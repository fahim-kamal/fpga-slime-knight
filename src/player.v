==> flow/design.v <==
`timescale 1ns / 1ps
module player(
        input sim_clk,
        input reset,
        input jump_r,
        input playerKill,
        input [3:0] playerCol,
        input [31:0] initPlayerState,
        output [31:0] playerState,
        output reg playerDead
    );
    reg [9:0] xPos, yPos;
    reg [4:0] xSpeed, ySpeed;
    reg xDir, yDir;
    localparam left = 1'b0,
               right = 1'b1,
               down = 1'b0,
               up = 1'b1;
    localparam GRAVITY = 1;
    localparam BOT_COL = 4'd1;
    initial
    begin
        xPos = 10'd176;
        yPos = 10'd99;
        xSpeed = 5'd4;
        ySpeed = 5'd0;
        xDir = right;
        yDir = down;
    end
    wire HOR_COL;
    wire VERT_COL;
    assign HOR_COL = playerCol[0] || playerCol[2];
    assign VERT_COL = playerCol[1] || playerCol[3];
    reg airborne;
    always @(posedge sim_clk) begin
        if (reset) begin
            xPos <= initPlayerState[31:22];
            yPos <= initPlayerState[21:12];
            xSpeed <= initPlayerState[11:7];
            ySpeed <= initPlayerState[6:2];
            xDir <= initPlayerState[1];
            yDir <= initPlayerState[0];
            playerDead <= 0;
        end
        else begin
            xPos <= xDir == left
                 ? xPos - xSpeed
                 : xPos + xSpeed;
            yPos <= yDir == down
                 ? yPos + ySpeed:
                 yPos - ySpeed;
            if (jump_r && !airborne && (playerCol[BOT_COL] || ySpeed == 0)) begin
                ySpeed <= 17;  
                yDir <= up;
                airborne <= 1;
            end
            else begin
                if (yDir == down)
                    ySpeed <= ySpeed + GRAVITY;
                else begin
                    if (ySpeed > GRAVITY)
                        ySpeed <= ySpeed - GRAVITY;
                    else begin
                        ySpeed <= 0;
                        yDir <= down;
                    end
                end
            end
            if (HOR_COL) begin
                xPos <= xDir == left
                     ? xPos - xSpeed + (32 - ((xPos - xSpeed - 144) & 31))
                     : xPos + xSpeed - ((xPos + xSpeed - 144) & 31) - 1;
                xDir <= xDir == left ? right : left;
            end
            if (VERT_COL) begin
                if (playerCol[BOT_COL]) begin
                    yPos <= yPos + ySpeed - ((yPos + ySpeed - 35) & 31) - 1;
                    ySpeed <= 0;
                    airborne <= 0;
                end
                else begin
                    yPos <= yPos - ySpeed + (32 - (((yPos - ySpeed - 35) & 31) + 1));
                    ySpeed <= 0;
                    yDir <= down;
                end
            end
            if (playerKill)
                playerDead <= 1;
        end
    end
    assign playerState = {xPos, yPos, xSpeed, ySpeed, xDir, yDir};
endmodule
Tool chain data of player
The steps from the RTL of player to its reports follow in flow order.
Line numbers count from 1 in the design file above.
Operators: Yosys type, input widths -> output width; for muxes data width and select width s.
Not given: -

design
  top module = player
  clock port = sim_clk
  library = sky130hd
  timing corner = tt_025C_1v80

After elaboration
Source: Yosys, flattened and elaborated, memories not mapped. Widths are those after wreduce. Registers that Yosys merges into a memory's read port (data or address) are not register bits. Print and check cells do not count.

bit counts
  register bits after elaboration = 34
  input bits = 40
  output and inout bits = 33
  cells after elaboration = 65

operators by class
  $add $sub $neg = 23
  magnitude comparators = 1
  muxes and demuxes = 25
  reductions and logical operators = 8

operator list
  cell                   number
  $mux 10                8
  $sub 10x5->10          6
  $add 10x5->10          4
  $mux 5                 5
  $sub 10x2->10 const B  2
  $add 10x7->10          2
  $mux 1                 12
  $sub 5x5->5 const B    2
  $sub 6x5->7 const A    1
  $sub 6x6->7 const A    1
  $add 5x1->6 const B    1
  $add 5x1->5 const B    1
  $sub 5x1->5 const B    1
  $gt 5x1->1 const B     1
  $sub 5x2->5 const B    1
  $sub 5x3->5 const B    1
  $logic_not 5->1        1
  $logic_or 1x1->1       3
  $logic_and 1x1->1      2
  $reduce_bool 2->1      1
  $logic_not 1->1        1

Logic depth
Yosys ltp: most cells in a row. Word level: on the elaborated netlist, between registers, memories and ports. Mapped: between sequential cells and ports; inverters and the memories' decode and read muxes count.

depth
  word-level depth = 8
  ABC_AREA = 0
  depth in mapped cells = 16
  depth with buffers taken out = 15

Synthesis result
Source: synth_stat.txt of the flow (Yosys; design flattened, memories mapped). It holds for the ABC_AREA given above (unset counts as 0); a run with the other value may have another netlist.
Totals and module areas in this step are rounded.

cell types
  cell                       number  total area (µm²)
  sky130_fd_sc_hd__dfxtp_1   27      540.518
  sky130_fd_sc_hd__ha_1      36      450.432
  sky130_fd_sc_hd__edfxtp_1  7       210.202
  sky130_fd_sc_hd__xnor2_1   22      192.685
  sky130_fd_sc_hd__xor2_1    22      192.685
  sky130_fd_sc_hd__nand2_1   50      187.68
  sky130_fd_sc_hd__nor2_1    50      187.68
  sky130_fd_sc_hd__o21ai_0   34      170.163
  sky130_fd_sc_hd__inv_1     40      150.144
  sky130_fd_sc_hd__a21oi_1   29      145.139
  sky130_fd_sc_hd__mux2i_1   11      110.106
  sky130_fd_sc_hd__a211oi_1  12      90.086
  sky130_fd_sc_hd__xnor3_1   4       90.086
  sky130_fd_sc_hd__fa_1      4       80.077
  sky130_fd_sc_hd__nand3_1   16      80.077
  sky130_fd_sc_hd__nor3_1    14      70.067
  sky130_fd_sc_hd__clkbuf_8  5       68.816
  sky130_fd_sc_hd__xnor2_2   4       65.062

Other cell types: 68; their cells: 179.

synthesis totals
  cell count = 566
  chip area (Yosys) = 4430 µm²
  sequential area = 751 µm²
  mapped flip-flops = 34

Timing after synthesis
Path of least setup slack by OpenSTA after synthesis, without wires, with an ideal clock, recovery checks aside; 20% of the period is set as input and as output delay. Where synthesis merged equal registers, the netlist keeps one of their names.

timing after synthesis
  kind = reg-to-reg
  start point = reg xSpeed[0]
  end point = reg xPos[8]
  clock period = 4.08 ns
  setup time = 0.074 ns
  launch time at the first pin = 0.000 ns
  arrival = 3.650 ns
  required time = 4.006 ns
  setup slack = 0.356 ns
  path delay = 3.724 ns
  driving pins on the path = 14
  buffers on the path = 0
  period reached after synthesis = 3.724 ns

"path delay" = arrival - input delay + setup time.
"driving pins on the path": output pins that drive a net of the path, with the launching flip-flop's if there is one; two outputs of one cell count as two.
"period reached after synthesis" = period - worst setup slack (recovery checks aside). The figure is calculated, with input and output delays left at 20% of the set period.
Between the ends stands the longest chain of elaborated cells between them, by number of cells; it is not shown to be the way that was timed. Of several equally long chains one is given.
Each line given opens the expression or statement behind the cell; cells for indexed reads and writes are added by Yosys, which also makes memories of some case tables.
At most two assigning lines are given for a register; there are more.

between the ends, after synthesis
  cell sequence = sky130_fd_sc_hd__edfxtp_1 sky130_fd_sc_hd__ha_1 sky130_fd_sc_hd__fa_1 sky130_fd_sc_hd__and2b_4 sky130_fd_sc_hd__o22ai_2 sky130_fd_sc_hd__xnor2_2 sky130_fd_sc_hd__inv_1 sky130_fd_sc_hd__ha_1 sky130_fd_sc_hd__xnor3_1 sky130_fd_sc_hd__a211oi_2 sky130_fd_sc_hd__nor3_1 sky130_fd_sc_hd__o41a_1 sky130_fd_sc_hd__or3_1 sky130_fd_sc_hd__a31oi_1
  length of the longest elaborated chain = 7
  elaborated cells on any way between the ends = 14
  source lines of those cells = 8
  those cells by class = add/sub: 10; mux: 4

ends and longest elaborated chain, after synthesis
  what             line  text
  start, declared  13    reg [4:0] xSpeed, ySpeed;
  start, assigned  39    xSpeed <= initPlayerState[11:7];
  $sub 10x5->10    71    ? xPos - xSpeed + (32 - ((xPos - xSpeed - 144) & 31))
  $sub 5x5->5      71
  $sub 6x5->7      71
  $add 10x7->10    71
  $mux 10          70    xPos <= xDir == left
  $mux 10          69    if (HOR_COL) begin
  $mux 10          36    if (reset) begin
  end, assigned    37    xPos <= initPlayerState[31:22];
  end, assigned    46    xPos <= xDir == left
  end, declared    12    reg [9:0] xPos, yPos;

Timing after layout
Path of least setup slack in the final report of run 1 (OpenROAD, finished layout, wires in). Where an end is a register, its clock arrival counts in the times.

timing after layout
  kind = reg-to-reg
  start point = reg xSpeed[0]
  end point = reg xPos[9]
  clock period = 4.0 ns
  setup time = 0.12 ns
  launch time at the first pin = 0.30 ns
  arrival = 3.57 ns
  required time = 4.18 ns
  setup slack = 0.61 ns
  driving pins on the path = 14
  buffers on the path = 0

Between the ends stands the longest chain of elaborated cells between them, by number of cells; it is not shown to be the way that was timed. Of several equally long chains one is given.
At most two assigning lines are given for a register; there are more.

between the ends, after layout
  cell sequence = sky130_fd_sc_hd__edfxtp_1 sky130_fd_sc_hd__ha_4 sky130_fd_sc_hd__fa_2 sky130_fd_sc_hd__nand2_2 sky130_fd_sc_hd__inv_1 sky130_fd_sc_hd__ha_1 sky130_fd_sc_hd__mux2_2 sky130_fd_sc_hd__mux2i_4 sky130_fd_sc_hd__nand2_1 sky130_fd_sc_hd__o21ai_2 sky130_fd_sc_hd__a21oi_1 sky130_fd_sc_hd__a211oi_2 sky130_fd_sc_hd__mux2i_1 sky130_fd_sc_hd__a31oi_1
  length of the longest elaborated chain = 7
  elaborated cells on any way between the ends = 14
  source lines of those cells = 8
  those cells by class = add/sub: 10; mux: 4

ends and longest elaborated chain, after layout
  what             line  text
  start, declared  13    reg [4:0] xSpeed, ySpeed;
  start, assigned  39    xSpeed <= initPlayerState[11:7];
  $sub 10x5->10    71    ? xPos - xSpeed + (32 - ((xPos - xSpeed - 144) & 31))
  $sub 5x5->5      71
  $sub 6x5->7      71
  $add 10x7->10    71
  $mux 10          70    xPos <= xDir == left
  $mux 10          69    if (HOR_COL) begin
  $mux 10          36    if (reset) begin
  end, assigned    37    xPos <= initPlayerState[31:22];
  end, assigned    46    xPos <= xDir == left
  end, declared    12    reg [9:0] xPos, yPos;

==> results <==
Stored flow runs of player (2 of them; Yosys, OpenROAD, sky130hd). They differ in their settings and are not a sequence. Constraints: input delay and output delay 20% of the set period each, output load 0.01 pF.
"achieved clock period" is the run's clock period less its worst setup slack. It is reckoned from that one timing run; input and output delays stay at 20% of the period that was set.
"worst setup path time" = time allowed to the worst setup path (clock period - input delay - output delay, where it has them) - its slack; a late launch clock adds to it, a late capture clock takes from it.
By "power" is meant OpenSTA's value without simulated activity: inputs other than the clock are taken to toggle once in ten clock periods, and the tool carries that through the logic.
Results are given in rounded form.

Run 1
==> flow/run.sh <==
#!/bin/bash
# the make line also repeats the synthesis and layout settings of config.mk as NAME=value (left out here)
make -C /OpenROAD-flow-scripts/flow DESIGN_CONFIG=/design/flow/config.mk WORK_HOME=/design/flow/orfs CLKGATE_MAP_FILE= finish
==> flow/config.mk <==
export PLATFORM = sky130hd
export DESIGN_NAME = player
export DESIGN_NICKNAME = player
export VERILOG_FILES = /design/flow/design.v
export SDC_FILE = /design/flow/constraint.sdc
export NUM_CORES = 4
export LEC_CHECK = 0
export CAP_MARGIN = 20
export CELL_PAD_IN_SITES_GLOBAL_PLACEMENT = 0
export CORE_MARGIN = 2
export CORE_UTILIZATION = 42
export CTS_CLUSTER_DIAMETER = 247
export GPL_ROUTABILITY_DRIVEN = 1
export HOLD_SLACK_MARGIN = 0.17
export MIN_ROUTING_LAYER = met2
export PLACE_DENSITY_LB_ADDON = 0.06
export SETUP_SLACK_MARGIN = 0.6
export SLEW_MARGIN = 20
export TNS_END_PERCENT = 30
==> flow/constraint.sdc <==
create_clock -name core_clock -period 4.0 [get_ports {sim_clk}]
set_input_delay 0.8000 -clock core_clock [delete_from_list [all_inputs] [get_ports {sim_clk}]]
set_output_delay 0.8000 -clock core_clock [all_outputs]
set_load 0.01 [all_outputs]

==> results of run 1 <==
chip area after synthesis (Yosys): 4430 µm²
die area: 11400 µm²
standard-cell area of the final layout: 5810 µm²
utilization: 56.5 %
worst setup slack after layout: 0.612 ns
total negative slack: 0.000 ns
worst hold slack: 0.497 ns
power: 5.61 mW
achieved clock period: 3.388 ns
worst setup path time: 3.39 ns
worst setup path kind: reg-to-reg

Run 2
==> flow/run.sh <==
#!/bin/bash
# the make line also repeats the synthesis and layout settings of config.mk as NAME=value (left out here)
make -C /OpenROAD-flow-scripts/flow DESIGN_CONFIG=/design/flow/config.mk WORK_HOME=/design/flow/orfs CLKGATE_MAP_FILE= finish
==> flow/config.mk <==
export PLATFORM = sky130hd
export DESIGN_NAME = player
export DESIGN_NICKNAME = player
export VERILOG_FILES = /design/flow/design.v
export SDC_FILE = /design/flow/constraint.sdc
export NUM_CORES = 4
export LEC_CHECK = 0
export ABC_AREA = 0
export CAP_MARGIN = 20
export CORE_ASPECT_RATIO = 0.66
export CORE_MARGIN = 2
export CORE_UTILIZATION = 24
export CTS_CLUSTER_DIAMETER = 66
export GPL_ROUTABILITY_DRIVEN = 0
export GPL_TIMING_DRIVEN = 1
export PLACE_DENSITY_LB_ADDON = 0.29
export SETUP_SLACK_MARGIN = 1.14
export SLEW_MARGIN = 20
export TNS_END_PERCENT = 55
==> flow/constraint.sdc <==
create_clock -name core_clock -period 4.25 [get_ports {sim_clk}]
set_input_delay 0.8500 -clock core_clock [delete_from_list [all_inputs] [get_ports {sim_clk}]]
set_output_delay 0.8500 -clock core_clock [all_outputs]
set_load 0.01 [all_outputs]

==> results of run 2 <==
chip area after synthesis (Yosys): 4430 µm²
die area: 19600 µm²
standard-cell area of the final layout: 6230 µm²
utilization: 34.3 %
worst setup slack after layout: 0.885 ns
total negative slack: 0.000 ns
worst hold slack: 0.473 ns
power: 5.85 mW
achieved clock period: 3.365 ns
worst setup path time: 3.36 ns
worst setup path kind: reg-to-reg
