==> flow/design.v <==
`timescale 1ns / 1ps
task automatic detect_AABB_collision;
    input [9:0] x1, y1, x2, y2;
    input [9:0] width1, height1, width2, height2;
    output reg col;
    reg AToRightOfB;
    reg AToLeftOfB;
    reg AAboveB;
    reg ABelowB;
    begin
        AToRightOfB = x1 > (x2 + width2 - 1);
        AToLeftOfB = (x1 + width1 - 1) < x2;
        AAboveB = y1 < (y2 - height2 + 1);
        ABelowB = (y1 - height1 + 1) > y2;
        col = !(AToRightOfB || AToLeftOfB || AAboveB || ABelowB);
    end
endtask
module lizard_resolver(
        input clk,
        input en,
        input [9:0] lizard_xPos, lizard_yPos,
        input [4:0] lizard_xSpeed,
        input lizard_xDir,
        input [2:0] blockType,
        output reg [9:0] x, y,
        output reg valid,
        output reg [1:0] col
    );
    localparam LIZARD_WIDTH = 32,
               LIZARD_HEIGHT = 32;
    localparam idle = 2'd0,
               check_left = 2'd1,
               check_right = 2'd2,
               done = 2'd3;
    reg [2:0] state;
    initial begin
        state <= idle;
    end
    reg [9:0] nextX;
    reg collided;
    always @(posedge clk) begin
        case (state)
            idle: begin
                if (en) begin
                    col <= 0;
                    valid <= 0;
                    nextX = lizard_xDir == 1'b0
                    ? lizard_xPos - lizard_xSpeed
                    : lizard_xPos + lizard_xSpeed;
                    x <= nextX;
                    y <= lizard_yPos;
                    state <= check_left;
                end
            end
            check_left: begin
                state <= check_right;
                x <= nextX + (LIZARD_WIDTH - 1);
                y <= lizard_yPos;
            end
            check_right: begin
                state <= done;
                valid <= 1;
            end
            done: begin
                if (!en)
                    state <= idle;
            end
        endcase
        if (state >= check_left && state <= check_right) begin
            case (blockType)
                3'd1: collided = 1;
                3'd4: collided = 1;
                default: collided = 0;
            endcase
            if (collided)
                if (lizard_xDir == 1'b0)
                    col[1] <= 1;
                else
                    col[0] <= 1;
        end
    end
endmodule
module blade_resolver(
        input clk,
        input en,
        input [9:0] blade_xPos, blade_yPos,
        input [4:0] blade_xSpeed,
        input blade_xDir,
        input [9:0] block_xPos, block_yPos,
        output reg blockCol,
        input [9:0] lizard_xPos, lizard_yPos,
        output reg lizardKillCol,
        input [2:0] blockType,
        output reg [9:0] x, y,
        output reg valid,
        output reg col
    );
    localparam BLADE_WIDTH = 28,
               BLADE_HEIGHT = 16;
    localparam idle = 3'd0,
               check_bl = 3'd1,
               check_ul = 3'd2,
               check_ur = 3'd3,
               check_br = 3'd4,
               done = 3'd5;
    reg [2:0] state;
    initial begin
        state = idle;
    end
    reg [9:0] bNextX;
    reg collided;
    reg collidedWithBlock;
    reg collidedWithLizard;
    always @(posedge clk) begin
        case (state)
            idle: begin
                if (en) begin
                    col <= 0;
                    blockCol <= 0;
                    lizardKillCol <= 0;
                    valid <= 0;
                    bNextX = blade_xDir == 1'b0
                    ? blade_xPos - blade_xSpeed
                    : blade_xPos + blade_xSpeed;
                    x <= bNextX;
                    y <= blade_yPos;   
                    state <= check_bl;
                end
            end
            check_bl: begin
                state <= check_ul;
                x <= bNextX;
                y <= blade_yPos - (BLADE_HEIGHT - 1);
            end
            check_ul: begin
                state <= check_ur;
                x <= bNextX + (BLADE_WIDTH - 1);
                y <= blade_yPos - (BLADE_HEIGHT - 1);
            end
            check_ur: begin
                state <= check_br;
                x <= bNextX + (BLADE_WIDTH - 1);
                y <= blade_yPos;
            end
            check_br: begin
                state <= done;
                valid <= 1;
            end
            done: begin
                if (!en)
                    state <= idle;
            end
        endcase
        if (state >= check_bl && state <= check_br) begin
            case (blockType)
                3'd0: collided = 0;
                3'd3: collided = 0;
                3'd4: collided = 0;
                default: collided = 1;
            endcase
            if (state == check_bl) begin
                detect_AABB_collision(
                        x, y, block_xPos, block_yPos,
                        BLADE_WIDTH, BLADE_HEIGHT, 32, 32, collidedWithBlock
                    );
                detect_AABB_collision(
                        x, y, lizard_xPos, lizard_yPos,
                        BLADE_WIDTH, BLADE_HEIGHT, 32, 32, collidedWithLizard
                    );
            end
            if (collided || collidedWithBlock || collidedWithLizard)
                col <= 1;
            if (collidedWithBlock) begin
                blockCol <= 1;
            end
            if (collidedWithLizard) begin
                lizardKillCol <= 1;
            end
        end
    end
endmodule
module player_resolver(
        input clk,
        input en,
        input [9:0] player_xPos, player_yPos,
        input [4:0] player_xSpeed, player_ySpeed,
        input player_xDir, player_yDir,
        input [9:0] block_xPos, block_yPos,
        input [9:0] lizard_xPos, lizard_yPos,
        input [2:0] blockType,
        output reg [9:0] x, y,
        output reg valid,
        output reg [3:0] col,
        output reg playerKill,
        output reg playerWin
    );
    localparam TOP_COL = 4'd3,
               RIGHT_COL = 4'd2,
               BOT_COL = 4'd1,
               LEFT_COL = 4'd0;
    reg [3:0] state;
    reg [9:0] nextX, nextY;
    reg [9:0] xCheck, yCheck;
    reg checkingHor;
    reg collided;
    reg collidedWithBlock;
    reg collidedWithLizard;
    localparam
        idle = 4'd0,
        horizontal = 4'd1,
        vertical = 4'd2,
        check_bl = 4'd3,     
        check_ul = 4'd4,    
        check_ur = 4'd5,    
        check_br = 4'd6,    
        checked = 4'd7,
        done = 4'd8;
    localparam left = 1'b0,
               right = 1'b1,
               down = 1'b0,
               up = 1'b1;
    initial begin
        state = idle;
    end
    always @ (posedge clk) begin
        case (state)
            idle: begin
                if (en) begin
                    state <= horizontal;
                    valid <= 0;
                    col <= 4'b0000;
                    playerKill <= 0;
                    playerWin <= 0;
                end
            end
            horizontal: begin
                nextX = player_xDir == left
                ? player_xPos - player_xSpeed
                : player_xPos + player_xSpeed;
                nextY = player_yPos;
                x <= nextX;
                y <= nextY;
                state <= check_bl;
                checkingHor <= 1;
            end
            vertical: begin
                nextX = player_xPos;
                nextY = player_yDir == down
                ? player_yPos + player_ySpeed
                : player_yPos - player_ySpeed;
                x <= nextX;            
                y <= nextY;
                state <= check_bl;
                checkingHor <= 0;
            end
            check_bl: begin
                state <= check_ul;
                x <= nextX;            
                y <= nextY - 10'd31;
            end
            check_ul: begin
                state <= check_ur;
                x <= nextX + 10'd31;   
                y <= nextY - 10'd31;
            end
            check_ur: begin
                state <= check_br;
                x <= nextX + 10'd31;   
                y <= nextY;
            end
            check_br: state <= checked;
            checked: begin
                if (checkingHor == 1)
                    state <= vertical;
                else begin
                    valid <= 1;
                    state <= done;
                end
            end
            done: begin
                if (!en) begin
                    state <= idle;
                end
            end
        endcase
        if (state >= check_bl && state <= check_br) begin
            case (blockType)
                3'd1: collided = 1;
                3'd2: begin
                    if (player_yDir == down)
                        collided = 1;
                    else
                        collided = 0;
                end
                3'd3: playerWin <= 1;
                default: collided = 0;
            endcase
            if (state == check_bl) begin
                detect_AABB_collision(
                        x, y, block_xPos, block_yPos,
                        10'd32, 10'd32, 10'd32, 10'd32, collidedWithBlock
                    );
                detect_AABB_collision(
                        x, y, lizard_xPos, lizard_yPos,
                        10'd32, 10'd32, 10'd32, 10'd32, collidedWithLizard
                    );
            end
            if (collided || collidedWithBlock)
                if (checkingHor)
                    if (player_xDir == left)
                        col[LEFT_COL] <= 1;
                    else
                        col[RIGHT_COL] <= 1;
                else
                    if (player_yDir == down)
                        col[BOT_COL] <= 1;
                    else
                        col[TOP_COL] <= 1;
            if (collidedWithLizard)
                playerKill <= 1;
        end
    end
endmodule
module collision_resolver(
        input clk,
        input sim_clk,
        input [31:0] playerState,
        output reg [3:0] playerCol,
        output reg playerKill,
        output reg playerWin,
        input [26:0] bladeState,
        output reg bladeCol,
        input [31:0] lizardState,
        output reg [1:0] lizardCol,
        output reg lizardKillCol,
        input [19:0] blockPos,
        output reg blockCol,
        input [2:0] blockType1,
        output [9:0] x1, y1,
        input [2:0] blockType2,
        output [9:0] x2, y2,
        input [2:0] blockType3,
        output [9:0] x3, y3
    );
    reg [9:0] player_xPos, player_yPos;
    reg [4:0] player_xSpeed, player_ySpeed;
    reg player_xDir, player_yDir;
    wire tempPlayerKill;
    wire tempPlayerWin;
    wire [3:0] temp_col;
    reg playerEn;
    wire playerValid;
    reg [9:0] blade_xPos, blade_yPos;
    reg [4:0] blade_xSpeed;
    reg blade_xDir;
    wire tempBladeCol;
    reg bladeEn;
    wire bladeValid;
    reg [9:0] lizard_xPos, lizard_yPos;
    reg [4:0] lizard_xSpeed;
    reg lizard_xDir;
    wire [1:0] tempLizardCol;
    wire tempLizardKillCol;
    reg lizardEn;
    wire lizardValid;
    reg [9:0] lizard_nextX;
    reg [9:0] block_xPos, block_yPos;
    wire tempBlockCol;
    reg sim_clk_s, sim_clk_ss;
    always @(posedge clk) begin
        sim_clk_s <= sim_clk;
        sim_clk_ss <= sim_clk_s;
    end
    localparam
        init = 3'd0,
        send = 3'd3;
    reg [2:0] state;
    initial begin
        state = init;
        playerEn = 0;
        bladeEn = 0;
        lizardEn = 0;
    end
    always @(posedge clk) begin
        case (state)
            init: begin
                player_xPos <= playerState[31:22];
                player_yPos <= playerState[21:12];
                player_xSpeed <= playerState[11:7];
                player_ySpeed <= playerState[6:2];
                player_xDir <= playerState[1];
                player_yDir <= playerState[0];
                blade_xPos <= bladeState[26:17];
                blade_yPos <= bladeState[16:7];
                blade_xSpeed <= bladeState[6:2];
                blade_xDir <= bladeState[1];
                lizard_xPos <= lizardState[31:22];
                lizard_yPos <= lizardState[21:12];
                lizard_xSpeed <= lizardState[11:7];
                lizard_xDir <= lizardState[1];
                lizard_nextX <= lizardState[1] == 1'b0
                ? lizardState[31:22] - lizardState[11:7]
                : lizardState[31:22] + lizardState[11:7];
                block_xPos <= blockPos[19:10];
                block_yPos <= blockPos[9:0];
                playerEn <= 1;
                bladeEn <= 1;
                lizardEn <= 1;
                state <= send;
            end
            send: begin
                if (sim_clk_ss && playerValid && bladeValid && lizardValid) begin
                    playerCol <= temp_col;
                    bladeCol <= tempBladeCol;
                    lizardCol <= tempLizardCol;
                    lizardKillCol <= tempLizardKillCol;
                    playerKill <= tempPlayerKill;
                    playerWin <= tempPlayerWin;
                    blockCol <= tempBlockCol;
                    playerEn <= 0;
                    bladeEn <= 0;
                    lizardEn <= 0;
                    state <= init;
                end
            end
        endcase
    end
    player_resolver pc(.clk(clk),
                       .en(playerEn),
                       .player_xPos(player_xPos),
                       .player_yPos(player_yPos),
                       .player_xSpeed(player_xSpeed),
                       .player_ySpeed(player_ySpeed),
                       .player_xDir(player_xDir),
                       .player_yDir(player_yDir),
                       .playerKill(tempPlayerKill),
                       .playerWin(tempPlayerWin),
                       .lizard_xPos(lizard_nextX),
                       .lizard_yPos(lizard_yPos),
                       .block_xPos(block_xPos),
                       .block_yPos(block_yPos),
                       .blockType(blockType1),
                       .valid(playerValid),
                       .col(temp_col),
                       .x(x1),
                       .y(y1));
    blade_resolver br(.clk(clk),
                      .en(bladeEn),
                      .blade_xPos(blade_xPos),
                      .blade_yPos(blade_yPos),
                      .blade_xSpeed(blade_xSpeed),
                      .blade_xDir(blade_xDir),
                      .lizard_xPos(lizard_nextX),
                      .lizard_yPos(lizard_yPos),
                      .lizardKillCol(tempLizardKillCol),
                      .block_xPos(block_xPos),
                      .block_yPos(block_yPos),
                      .blockCol(tempBlockCol),
                      .blockType(blockType2),
                      .x(x2),
                      .y(y2),
                      .valid(bladeValid),
                      .col(tempBladeCol)
                     );
    lizard_resolver lr(.clk(clk),
                       .en(lizardEn),
                       .lizard_xPos(lizard_xPos),
                       .lizard_yPos(lizard_yPos),
                       .lizard_xSpeed(lizard_xSpeed),
                       .lizard_xDir(lizard_xDir),
                       .blockType(blockType3),
                       .x(x3),
                       .y(y3),
                       .valid(lizardValid),
                       .col(tempLizardCol)
                      );
endmodule
# From RTL to reports: collision_resolver
# What the tools print for collision_resolver, step after step.
# Line numbers count from 1 in the design file above.
# Operators: Yosys type, input widths -> output width; for muxes data width and select width s.
# The mark n/a stands for no value.
dict set report design {
  top {collision_resolver}
  clk_port {clk}
  cell_library {sky130hd}
  corner {tt_025C_1v80}
}

# After elaboration
# Source: Yosys, flattened and elaborated, memories not mapped. Widths are those after wreduce. Registers that Yosys merges into a memory's read port (data or address) are not register bits. Print and check cells do not count.
dict set report word_totals {
  reg_bits 261
  input_bits 122
  out_inout_bits 71
}
dict set report classes {
  add_sub_neg 31
  cmp 22
  equal 32
  muxes 104
  reduce_logical 63
}
# op n
set op_table {}
lappend op_table {{$gt 10x32->1} 4}
lappend op_table {{$lt 10x32->1} 4}
lappend op_table {{$add 32x1->32 const B} 4}
lappend op_table {{$sub 32x1->32 const B} 4}
lappend op_table {{$gt 32x10->1} 4}
lappend op_table {{$lt 32x10->1} 4}
lappend op_table {{$mux 10} 9}
lappend op_table {{$pmux 10 s4} 2}
lappend op_table {{$pmux 10 s2} 4}
lappend op_table {{$mux 1} 71}
lappend op_table {{$pmux 10 s3} 2}
lappend op_table {{$add 10x5->10} 5}
lappend op_table {{$sub 10x5->10} 5}
lappend op_table {{$add 10x6->11 const B} 3}
lappend op_table {{$sub 10x6->11 const B} 3}
lappend op_table {{$pmux 4 s8} 1}
lappend op_table {{$add 10x5->10 const B} 3}
lappend op_table {{$eq 3x2->1 const B} 8}
lappend op_table {{$reduce_and 2->1} 9}
lappend op_table {{$pmux 3 s6} 1}
lappend op_table {{$ne 2x2->1 const B} 8}
lappend op_table {{$eq 4x3->1 const B} 4}
lappend op_table {{$logic_or 1x1->1} 15}
lappend op_table {{$reduce_bool 2->1} 6}
lappend op_table {{$reduce_or 2->1} 6}
lappend op_table {{$eq 3x1->1 const B} 4}
lappend op_table {{$eq 3x3->1 const B} 4}
lappend op_table {{$logic_not 3->1} 4}
# Other operator kinds: 27; their cells: 51.

# Depth
# Yosys ltp: most cells in a row. Word level: on the elaborated netlist, between registers, memories and ports. Mapped: between sequential cells and ports; inverters and the memories' decode and read muxes count.
dict set report depth {
  word_depth 13
  abc_area 0
  mapped_depth 17
  mapped_depth_nobuf 17
}

# Mapped cells and area
# The flow's flattened synthesis, as Yosys stat reports it; memories are mapped. The netlist is that of the ABC_AREA named above (0 if unset); the other value can give another one.
# The area totals of this step are shown rounded.
# cell_type n type_area_um2
set by_type {}
lappend by_type {sky130_fd_sc_hd__edfxtp_1 244 7.33E+03}
lappend by_type {sky130_fd_sc_hd__ha_1 268 3.35E+03}
lappend by_type {sky130_fd_sc_hd__xnor2_1 94 823.29}
lappend by_type {sky130_fd_sc_hd__nand2_1 152 570.547}
lappend by_type {sky130_fd_sc_hd__a21oi_1 104 520.499}
lappend by_type {sky130_fd_sc_hd__inv_1 125 469.2}
lappend by_type {sky130_fd_sc_hd__xor2_1 53 464.195}
lappend by_type {sky130_fd_sc_hd__o21ai_0 90 450.432}
lappend by_type {sky130_fd_sc_hd__nor2_1 102 382.867}
lappend by_type {sky130_fd_sc_hd__dfxtp_1 13 260.25}
lappend by_type {sky130_fd_sc_hd__nor3_1 43 215.206}
lappend by_type {sky130_fd_sc_hd__nand3_1 41 205.197}
lappend by_type {sky130_fd_sc_hd__nand4_1 31 193.936}
lappend by_type {sky130_fd_sc_hd__nor2b_1 29 181.424}
lappend by_type {sky130_fd_sc_hd__o21a_1 22 165.158}
lappend by_type {sky130_fd_sc_hd__a211oi_1 21 157.651}
lappend by_type {sky130_fd_sc_hd__a21o_1 20 150.144}
lappend by_type {sky130_fd_sc_hd__mux2_2 13 146.39}
# Not listed: further types 58, cells in them 300.
dict set report synth_totals {
  mapped_cells 1765
  yosys_area_um2 18300
  seqArea_um2 7590
  flip_flops 257
  buffers 33
}
# By module: a second synthesis without flattening, with its own total; a netlist apart from the flattened one above.
dict set report hier_totals {
  cells_unflattened 1832
  hier_area_um2 18600
}
# Rows give one instance, submodules left out.
# module n_inst n_cells area_um2 seq_area_um2
set by_module {}
lappend by_module {player_resolver 1 822 6820 1590}
lappend by_module {blade_resolver 1 632 5390 1140}
lappend by_module {collision_resolver 1 207 4440 3820}
lappend by_module {lizard_resolver 1 171 2000 1030}

# Timing after synthesis
# Path of least setup slack by OpenSTA after synthesis, without wires, with an ideal clock, recovery checks aside; 20% of the period is set as input and as output delay. Where synthesis merged equal registers, the netlist keeps one of their names.
dict set report synth_timing {
  path_type {register -> register}
  start {register (name not given)}
  end {register br.y[0]}
  clock_period_ns 6.53
  t_first_pin_ns 0.000
  arrival_ns 3.637
  t_required_ns 6.014
  path_slack_ns 2.377
  delay_ns 4.153
  stages 4
  path_buffers 1
  period_less_setup_slack_ns 4.153
}
# "delay_ns" is the arrival time less input delay plus setup time.
# "stages" counts driving pins, that of a launching flip-flop among them; a cell with two outputs on the path counts twice.
# "period_less_setup_slack_ns" = period - worst setup slack (recovery checks aside). The figure is calculated, with input and output delays left at 20% of the set period.
# At most two assigning lines are given for a register; there are more.
dict set report synth_via {
  cell_sequence {sky130_fd_sc_hd__edfxtp_1 -> sky130_fd_sc_hd__clkbuf_1 -> sky130_fd_sc_hd__inv_1 -> sky130_fd_sc_hd__a21oi_1}
}
# element line_no
set synth_lines {}
lappend synth_lines {{end, assigned} 126} ;# y <= blade_yPos;
lappend synth_lines {{end, assigned} 133} ;# y <= blade_yPos - (BLADE_HEIGHT - 1);
lappend synth_lines {{end, declared} 94} ;# output reg [9:0] x, y,
# Chain of elaborated cells between the ends: none given.

# Timing after layout
# Path of least setup slack in the final report of run 1 (OpenROAD, finished layout, wires in). Where an end is a register, its clock arrival counts in the times.
dict set report layout_timing {
  path_type {register -> register}
  start {register br.y[4]}
  end {register br.col}
  clock_period_ns 6.81
  t_first_pin_ns 0.55
  arrival_ns 5.02
  t_required_ns 7.31
  path_slack_ns 2.29
  stages 16
  path_buffers 0
}
# The rows between start and end are the longest chain of elaborated cells between them; the timing report does not say that the signal goes this way. Where chains are equally long, one stands for them.
# Each line given opens the expression or statement behind the cell; cells for indexed reads and writes are added by Yosys, which also makes memories of some case tables.
# At most two assigning lines are given for a register; there are more.
dict set report layout_via {
  cell_sequence {sky130_fd_sc_hd__edfxtp_1 -> sky130_fd_sc_hd__inv_1 -> sky130_fd_sc_hd__ha_1 -> sky130_fd_sc_hd__xor2_1 -> sky130_fd_sc_hd__nor4b_2 -> sky130_fd_sc_hd__a21oi_1 -> sky130_fd_sc_hd__a31oi_1 -> sky130_fd_sc_hd__a21oi_1 -> sky130_fd_sc_hd__xor2_1 -> sky130_fd_sc_hd__ha_1 -> sky130_fd_sc_hd__a211oi_1 -> sky130_fd_sc_hd__o21ai_0 -> sky130_fd_sc_hd__o21ai_0 -> sky130_fd_sc_hd__o2111a_1 -> sky130_fd_sc_hd__a31o_2 -> sky130_fd_sc_hd__o32a_1}
  elab_chain_cells 11
}
# element line_no
set layout_lines {}
lappend layout_lines {{start, declared} 94} ;# output reg [9:0] x, y,
lappend layout_lines {{start, assigned} 126} ;# y <= blade_yPos;
lappend layout_lines {{start, assigned} 133} ;# y <= blade_yPos - (BLADE_HEIGHT - 1);
lappend layout_lines {{$sub 10x5->11} 14} ;# ABelowB = (y1 - height1 + 1) > y2;
lappend layout_lines {{$add 32x1->32} 14}
lappend layout_lines {{$gt 32x10->1} 14}
lappend layout_lines {{$logic_or 1x1->1} 15} ;# col = !(AToRightOfB || AToLeftOfB || AAboveB || ABelowB);
lappend layout_lines {{$logic_not 1->1} 15}
lappend layout_lines {{$mux 1} 161} ;# if (state == check_bl) begin
lappend layout_lines {{$mux 1} 154} ;# if (state >= check_bl && state <= check_br) begin
lappend layout_lines {{$logic_or 1x1->1 x2} 171} ;# if (collided || collidedWithBlock || collidedWithLizard)
lappend layout_lines {{$mux 1} 171}
lappend layout_lines {{$mux 1} 154}
lappend layout_lines {{end, assigned} 118} ;# col <= 0;
lappend layout_lines {{end, assigned} 172} ;# col <= 1;
lappend layout_lines {{end, declared} 96} ;# output reg col

# Stored flow runs of collision_resolver (2 of them; Yosys, OpenROAD, sky130hd). They differ in their settings and are not a sequence. Constraints: input delay and output delay 20% of the set period each, output load 0.01 pF.
# "period_reached_ns": clock period set for the run, less the worst setup slack. It is reckoned from that one timing run; input and output delays stay at 20% of the period that was set.
# "worst_path_ns" means the part of the period allowed to the worst setup path (the constraints hold back 20% at inputs and 20% at outputs) less its slack; where the path has registers, the arrival times of their clocks count too.
# "fin_power_mw" is the tool's figure for a default switching activity; nothing was simulated.
# The measured numbers are rounded.
run="run 1" settings period_ns=6.81 CORE_UTILIZATION=27 SETUP_SLACK_MARGIN=1.47 PLACE_DENSITY_LB_ADDON=0.02 CELL_PAD_IN_SITES_GLOBAL_PLACEMENT=0 CELL_PAD_IN_SITES_DETAIL_PLACEMENT=2 CTS_CLUSTER_SIZE=27 CAP_MARGIN=30 MAX_ROUTING_LAYER="met5" CORE_MARGIN=2 SLEW_MARGIN=20
run="run 1" results synth_area_um2=18300 total_die_area_um2=69900 post_route_stdcell_area_um2=22400 util_frac=0.334 setup_ws_ns=2.29 fin_tns_ns=0.000 hold_worst_slack_ns=0.332 fin_power_mw=4.51 period_reached_ns=4.518 worst_path_ns=4.52 critical_path_type="register -> register"
run="run 2" settings period_ns=5.67 CORE_UTILIZATION=23 SETUP_SLACK_MARGIN=1.29 PLACE_DENSITY_LB_ADDON=0.2 CORE_MARGIN=9 CTS_CLUSTER_DIAMETER=81 CAP_MARGIN=25 SLEW_MARGIN=10 MIN_ROUTING_LAYER="met1" MAX_ROUTING_LAYER="met4"
run="run 2" results synth_area_um2=18300 total_die_area_um2=90100 post_route_stdcell_area_um2=22700 util_frac=0.288 setup_ws_ns=1.54 fin_tns_ns=0.000 hold_worst_slack_ns=0.427 fin_power_mw=5.48 period_reached_ns=4.132 worst_path_ns=4.13 critical_path_type="register -> register"
